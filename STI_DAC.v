==> flow/design.v <==
module STI_DAC(clk ,reset, load, pi_data, pi_length, pi_fill, pi_msb, pi_low, pi_end,
	             so_data, so_valid, 
	             oem_finish, oem_dataout, oem_addr,
	             odd1_wr, odd2_wr, odd3_wr, odd4_wr, even1_wr, even2_wr, even3_wr, even4_wr);
input		clk, reset;
input		load, pi_msb, pi_low, pi_end; 
input	[15:0]	pi_data;
input	[1:0]	pi_length;
input		pi_fill;
output reg	so_data, so_valid;
output reg oem_finish, odd1_wr, odd2_wr, odd3_wr, odd4_wr, even1_wr, even2_wr, even3_wr, even4_wr;
output reg [4:0] oem_addr;
output [7:0] oem_dataout;
reg [1:0] cs, ns;
parameter IDLE = 2'd0;
parameter LOAD = 2'd1;
parameter OUTPUT = 2'd2;
parameter DONE = 2'd3;
reg [31:0] data;
always@(posedge clk or posedge reset)begin
    if(reset) cs <= IDLE;
    else cs <= ns;
end
always@(*)begin
    case(cs)
        IDLE:begin
            if(load) ns = LOAD;
	    	else ns = IDLE;
		end
		LOAD:begin
            ns = OUTPUT;
		end
		OUTPUT:begin
        	if(OUPUT_cnt == 4'd0 && pi_end == 1'd1) ns = DONE;
	    	else if(OUPUT_cnt == 4'd0) ns = IDLE;
	    	else ns = OUTPUT;
		end
		DONE:begin
            ns = DONE;
		end
		default: ns = IDLE;
    endcase
end
reg [4:0]  OUPUT_cnt;
always@(posedge clk or posedge reset)
begin
	if(reset) OUPUT_cnt <= 5'd31;
	else if(ns == LOAD)
	begin
		case(pi_length)
		2'b00: OUPUT_cnt <= 5'd7;
		2'b01: OUPUT_cnt <= 5'd15; 
		2'b10: OUPUT_cnt <= 5'd23;
		2'b11: OUPUT_cnt <= 5'd31;
		endcase
	end
	else if(cs == OUTPUT) OUPUT_cnt <= OUPUT_cnt - 4'd1;
end
always@(*)begin
	case(pi_length)
	2'b00:begin  
		if(pi_low)begin 
			data[31:24] = pi_data[15:8];
			data[23:0] = 24'd0; 
		end
		else begin
			data[31:24] = pi_data[7:0];
			data[23:0] = 24'd0; 
		end
	end
	2'b01:begin  
		data[31:16] = pi_data[15:0];
		data[15:0] = 16'd0; 
	end
	2'b10:begin  
		if(pi_fill)begin
			data[31:16] = pi_data[15:0];
			data[15:0] = 16'd0;
		end
		else begin
			data[31:24] = 8'd0;
			data[23:8] = pi_data[15:0];
			data[7:0] = 8'd0; 
		end
	end
	2'b11:begin  
		if(pi_fill)begin
			data[31:16] = pi_data[15:0];
			data[15:0] = 16'd0;
		end
		else begin
			data[31:16] = 16'd0;
			data[15:0] = pi_data[15:0];
		end
	end
	default: data = 32'd0;
	endcase
end
always@(posedge clk or posedge reset)begin
	if(reset) so_valid <= 1'd0;
	else if(ns == OUTPUT) so_valid <= 1'd1;
	else so_valid <= 1'd0;
end
reg [4:0] data_index;
always@(posedge clk or posedge reset)begin
	if(reset) data_index <= 5'd0;
	else if(ns == LOAD)
	begin
		if(pi_msb) data_index <= 5'd31;
		else
		begin
			case(pi_length)
			2'b00: data_index <= 5'd24;
			2'b01: data_index <= 5'd16; 
			2'b10: data_index <= 5'd8;
			2'b11: data_index <= 5'd0;
			endcase
		end
	end
	else if(ns == OUTPUT)begin
		if(pi_msb) data_index <= data_index - 5'd1;
		else data_index <= data_index + 5'd1;
	end
end
always@(posedge clk or posedge reset)begin
	if(reset) so_data <= 1'd0;
	else so_data <= data[data_index];
end
reg [7:0] DAC;  
reg [3:0] cnt;
reg [7:0] mem_cnt;
reg switch;
always@(posedge clk or posedge reset)begin
	if(reset) switch <= 1'd0;
	else if(mem_cnt[3:0] == 4'd8) switch <= 1'd1;
	else if(mem_cnt[3:0] == 4'd0) switch <= 1'd0;
end
always@(posedge clk or posedge reset)begin
	if(reset) DAC <= 8'd0;
	else if(so_valid)begin
		DAC <= DAC << 8'd1;
		DAC[0] <= so_data; 
	end
	else if(pi_end)begin
		DAC <= 8'd0;
	end
end
assign oem_dataout = DAC;
always@(posedge clk or posedge reset)begin
	if(reset) cnt <= 4'd0;
	else if(so_valid) cnt <= cnt + 4'd1;
	else if(pi_end && cs == DONE) cnt <= cnt + 4'd1;
end
always@(posedge clk or posedge reset)begin
	if(reset) mem_cnt <= 8'd0;
	else if(cnt == 4'd7 || cnt == 4'd15) mem_cnt <= mem_cnt + 8'd1;
end
reg [4:0] buffer;
always@(posedge clk or posedge reset)begin
	if(reset) buffer <= 5'd0;
	else if(cnt == 4'd15) buffer <= buffer + 5'd1;
end
always@(posedge clk or posedge reset)begin
	if(reset) oem_addr <= 5'd0;
	else oem_addr <= buffer;
end
always@(posedge clk or posedge reset)begin
	if(reset) oem_finish <= 1'd0;
	else if(mem_cnt == 8'd0 && cnt == 4'd0 && pi_end == 1'd1) oem_finish <= 1'd1;
end
always@(posedge clk or posedge reset)begin
	if(reset) odd1_wr <= 1'd0;
	else if(mem_cnt <= 8'd63 && cnt == 4'd7 && switch == 1'd0) odd1_wr <= 1'd1;
	else if(mem_cnt <= 8'd63 && cnt == 4'd15 && switch == 1'd1) odd1_wr <= 1'd1;
	else odd1_wr <= 1'd0;
end
always@(posedge clk or posedge reset)begin
	if(reset) even1_wr <= 1'd0;
	else if(mem_cnt <= 8'd63 && cnt == 4'd15 && switch == 1'd0) even1_wr <= 1'd1;
	else if(mem_cnt <= 8'd63 && cnt == 4'd7 && switch == 1'd1) even1_wr <= 1'd1;
	else even1_wr <= 1'd0;
end
always@(posedge clk or posedge reset)begin
	if(reset) odd2_wr <= 1'd0;
	else if(mem_cnt > 8'd63 && mem_cnt<=8'd127 && cnt == 4'd7 && switch == 1'd0) odd2_wr <= 1'd1;
	else if(mem_cnt > 8'd63 && mem_cnt<=8'd127 && cnt == 4'd15 && switch == 1'd1) odd2_wr <= 1'd1;
	else odd2_wr <= 1'd0;
end
always@(posedge clk or posedge reset)begin
	if(reset) even2_wr <= 1'd0;
	else if(mem_cnt > 8'd63 && mem_cnt<=8'd127 && cnt == 4'd15 && switch == 1'd0) even2_wr <= 1'd1;
	else if(mem_cnt > 8'd63 && mem_cnt<=8'd127 && cnt == 4'd7 && switch == 1'd1) even2_wr <= 1'd1;
	else even2_wr <= 1'd0;
end
always@(posedge clk or posedge reset)begin
	if(reset) odd3_wr <= 1'd0;
	else if(mem_cnt > 8'd127 && mem_cnt<=8'd191 && cnt == 4'd7 && switch == 1'd0) odd3_wr <= 1'd1;
	else if(mem_cnt > 8'd127 && mem_cnt<=8'd191 && cnt == 4'd15 && switch == 1'd1) odd3_wr <= 1'd1;
	else odd3_wr <= 1'd0;
end
always@(posedge clk or posedge reset)begin
	if(reset) even3_wr <= 1'd0;
	else if(mem_cnt > 8'd127 && mem_cnt<=8'd191 && cnt == 4'd15 && switch == 1'd0) even3_wr <= 1'd1;
	else if(mem_cnt > 8'd127 && mem_cnt<=8'd191 && cnt == 4'd7 && switch == 1'd1) even3_wr <= 1'd1;
	else even3_wr <= 1'd0;
end
always@(posedge clk or posedge reset)begin
	if(reset) odd4_wr <= 1'd0;
	else if(mem_cnt > 8'd191 && mem_cnt<=8'd255 && cnt == 4'd7 && switch == 1'd0) odd4_wr <= 1'd1;
	else if(mem_cnt > 8'd191 && mem_cnt<=8'd255 && cnt == 4'd15 && switch == 1'd1) odd4_wr <= 1'd1;
	else odd4_wr <= 1'd0;
end
always@(posedge clk or posedge reset)begin
	if(reset) even4_wr <= 1'd0;
	else if(mem_cnt > 8'd191 && mem_cnt<=8'd255 && cnt == 4'd15 && switch == 1'd0) even4_wr <= 1'd1;
	else if(mem_cnt > 8'd191 && mem_cnt<=8'd255 && cnt == 4'd7 && switch == 1'd1 ) even4_wr <= 1'd1;
	else even4_wr <= 1'd0;
end
endmodule
# Reports on STI_DAC
# Tool output for the design above, in the order of the flow.
# Lines are those of the file above, counted from 1.
# Operators: Yosys type, input widths -> output width; for muxes data width and select width s.
# Library cell names are shortened.
# The mark - stands for no value.
# setup
top	STI_DAC
clock_port	clk
library	sky130hd
pvt_corner	tt_025C_1v80

# Word-level counts
# Yosys after proc, flatten, opt, wreduce and memory -nomap, before mapping. Memory bits, and registers merged into a memory's read port (data or address), are not among the register bits. Print and check cells are not counted. Equal cells are merged and count once.
# op_classes
n_addsub	6
mul	0
div	0
cmp	7
n_eq	11
shifts	1
muxes	45
logic	1
reduce_and_logical	44
# op_table
operator	n
$pmux 16 s4	1
$pmux 16 s3	1
$pmux 5 s4	2
$shiftx 32x5->1	1
$mux 16	2
$mux 8	4
$logic_and 1x1->1	31
$mux 5	6
$mux 1	22
$le 8x8->1 const B	2
$mux 7	2
$eq 2x2->1 const B	5
$reduce_bool 2->1	5
$add 5x1->5 const B	2
$sub 5x1->5 const B	2
$eq 4x4->1 const B	2
$logic_not 4->1	2
$add 8x1->8 const B	1
$gt 8x6->1 const B	1
$le 8x6->1 const B	1
$gt 8x7->1 const B	1
$le 8x7->1 const B	1
$gt 8x8->1 const B	1
$logic_not 8->1	1
$pmux 2 s4	1
$mux 4	2
$eq 2x1->1 const B	3
$logic_not 5->1	1
# Not listed: further kinds 7, cells in them 9.
# word_totals
ff_bits	54
latchBits	0
ramBits	0
mem_bits_ro	0
clocked_rd_ports_x_width	0
n_memories	0

# Longest topological paths
# Longest topological path by Yosys (ltp), each cell counted once; first at word level (registers and memories cut), then after technology mapping (sequential cells cut; the memories' decode and read muxes count).
# depth
ltp_word	7
abc_area	0
ltp_mapped	13

# Mapped cells and area
# The flow's flattened synthesis, as Yosys stat reports it; memories are mapped. The netlist is that of the ABC_AREA named above (0 if unset); the other value can give another one.
# The area totals of this step are shown rounded.
# types
cell_type	n	type_area_um2
dfrtp_1	50	1251.2
dfstp_2	6	157.651
mux4_2	7	157.651
ha_1	12	150.144
xnor2_1	15	131.376
nand2_1	26	97.594
mux2i_1	8	80.077
a22o_1	8	70.067
xor2_1	8	70.067
a21oi_1	13	65.062
inv_1	17	63.811
nor2_1	16	60.058
clkbuf_1	13	48.797
nand3_1	8	40.038
nor3_1	7	35.034
o21ai_0	7	35.034
mux2_2	3	33.782
a221o_1	3	30.029
# Not listed: further types 31, cells in them 51.
# mapped
cell_count	278
yosys_area_um2	3000
seq_area_um2	1400
ff_cells	56

# Worst setup path after synthesis
# Path of least setup slack by OpenSTA after synthesis, without wires, with an ideal clock, recovery checks aside; 20% of the period is set as input and as output delay. Where synthesis merged equal registers, the netlist keeps one of their names.
# synth_path
path_kind	reg2reg
startpoint	reg OUPUT_cnt[0]
endpoint	reg data_index[4]
clock_period_ps	3230
setup_time_ps	128
t_first_pin_ps	0
arrival_ps	2039
setup_slack_ps	1063
delay_ps	2167
driving_pins	13
synth_period_reached_ps	2167
# "delay_ps" is the arrival time less input delay plus setup time.
# "driving_pins" counts driving pins, that of a launching flip-flop among them; a cell with two outputs on the path counts twice.
# "synth_period_reached_ps" = period - worst setup slack (recovery checks aside). The figure is calculated, with input and output delays left at 20% of the set period.
# The rows between start and end are the longest chain of elaborated cells between them; the timing report does not say that the signal goes this way. Where chains are equally long, one stands for them.
# Each line given opens the expression or statement behind the cell; cells for indexed reads and writes are added by Yosys, which also makes memories of some case tables.
# At most two assigning lines are given for a register; there are more.
# synth_between
cell_sequence	dfstp_2 inv_1 ha_1 nor4b_1 a31oi_1 nand2_1 inv_1 ha_1 inv_1 nor2_1 a21oi_1 a21oi_1 a21oi_1
elab_chain_cells	7
# synth_lines
element	line	text
from (decl)	44	reg [4:0]  OUPUT_cnt;
from (assign)	47	if(reset) OUPUT_cnt <= 5'd31;
from (assign)	57	else if(cs == OUTPUT) OUPUT_cnt <= OUPUT_cnt - 4'd1;
$logic_not 5->1	35	else if(OUPUT_cnt == 4'd0) ns = IDLE;
$mux 2	35
$mux 2	34	if(OUPUT_cnt == 4'd0 && pi_end == 1'd1) ns = DONE;
$pmux 2 s4	25	case(cs)
$eq 2x2->1	120	else if(ns == OUTPUT)begin
$mux 5	120
$mux 5	107	else if(ns == LOAD)
to (assign)	121	if(pi_msb) data_index <= data_index - 5'd1;
to (assign)	122	else data_index <= data_index + 5'd1;
to (decl)	104	reg [4:0] data_index;

# Worst path after layout
# Path of least setup slack in the final report of run 2 (OpenROAD, finished layout, wires in). Where an end is a register, its clock arrival counts in the times.
# The path's times are printed in steps of 10 ps; the period is the one set.
# layout_path
path_kind	in2reg
startpoint	in pi_length[0]
endpoint	reg so_data
clock_period_ps	2120
setup_time_ps	100
t_first_pin_ps	420
arrival_ps	2250
setup_slack_ps	70
driving_pins	6
# The rows between start and end are the longest chain of elaborated cells between them; the timing report does not say that the signal goes this way. Where chains are equally long, one stands for them.
# layout_between
cell_sequence	clkdlybuf4s50_1 mux4_2 mux2i_1 mux2i_1 a311o_1 o31a_1
elab_chain_cells	4
# layout_lines
element	line	text
from (decl)	8	input [1:0] pi_length;
$eq 2x1->1	60	case(pi_length)
$reduce_or 2->1	-
$pmux 16 s3	60
$shiftx 32x5->1	127	else so_data <= data[data_index];
to (assign)	126	if(reset) so_data <= 1'd0;
to (assign)	127
to (decl)	10	output reg so_data, so_valid;

# Top module STI_DAC; platform sky130hd; tools Yosys and OpenROAD; 2 stored runs in no particular order. Input and output delays are each 20% of the period that was set; the output load is 0.01 pF.
# "worst_setup_path_time_ps": the worst setup path's part of the clock period (all of it between registers, 20% less for each end at a port) less its slack. A launch clock that arrives late makes it longer, a capture clock that arrives late makes it shorter.
# "worst_setup_path_time_ps" is known to 10 ps.
# Results are given in rounded form.
# Among the settings, . means not set for that run.
# Among the results, . means that no value is shown for the run.
item,run 1,run 2
period_ns,3.85,2.12
CORE_UTILIZATION,49,40
SETUP_SLACK_MARGIN,0.33,.
PLACE_DENSITY_LB_ADDON,0.25,.
CORE_MARGIN,4,2
CELL_PAD_IN_SITES_GLOBAL_PLACEMENT,3,.
CELL_PAD_IN_SITES_DETAIL_PLACEMENT,1,.
TNS_END_PERCENT,10,.
GPL_TIMING_DRIVEN,0,.
CTS_CLUSTER_SIZE,23,.
SLEW_MARGIN,15,20
MIN_ROUTING_LAYER,met2,.
CAP_MARGIN,20,20
worst_setup_path_time_ps,.,1620
worst_setup_path_type,.,in2reg
fin_ws_ps,.,71
finish.utilization_pct,.,57
yosys_chip_area_um2,.,3000
setup_tns_ps,.,0
worst_hold_slack_ps,.,420
design.die.area_um2,.,8200
# Run 1: not finished: placement ended with error FLW-0024
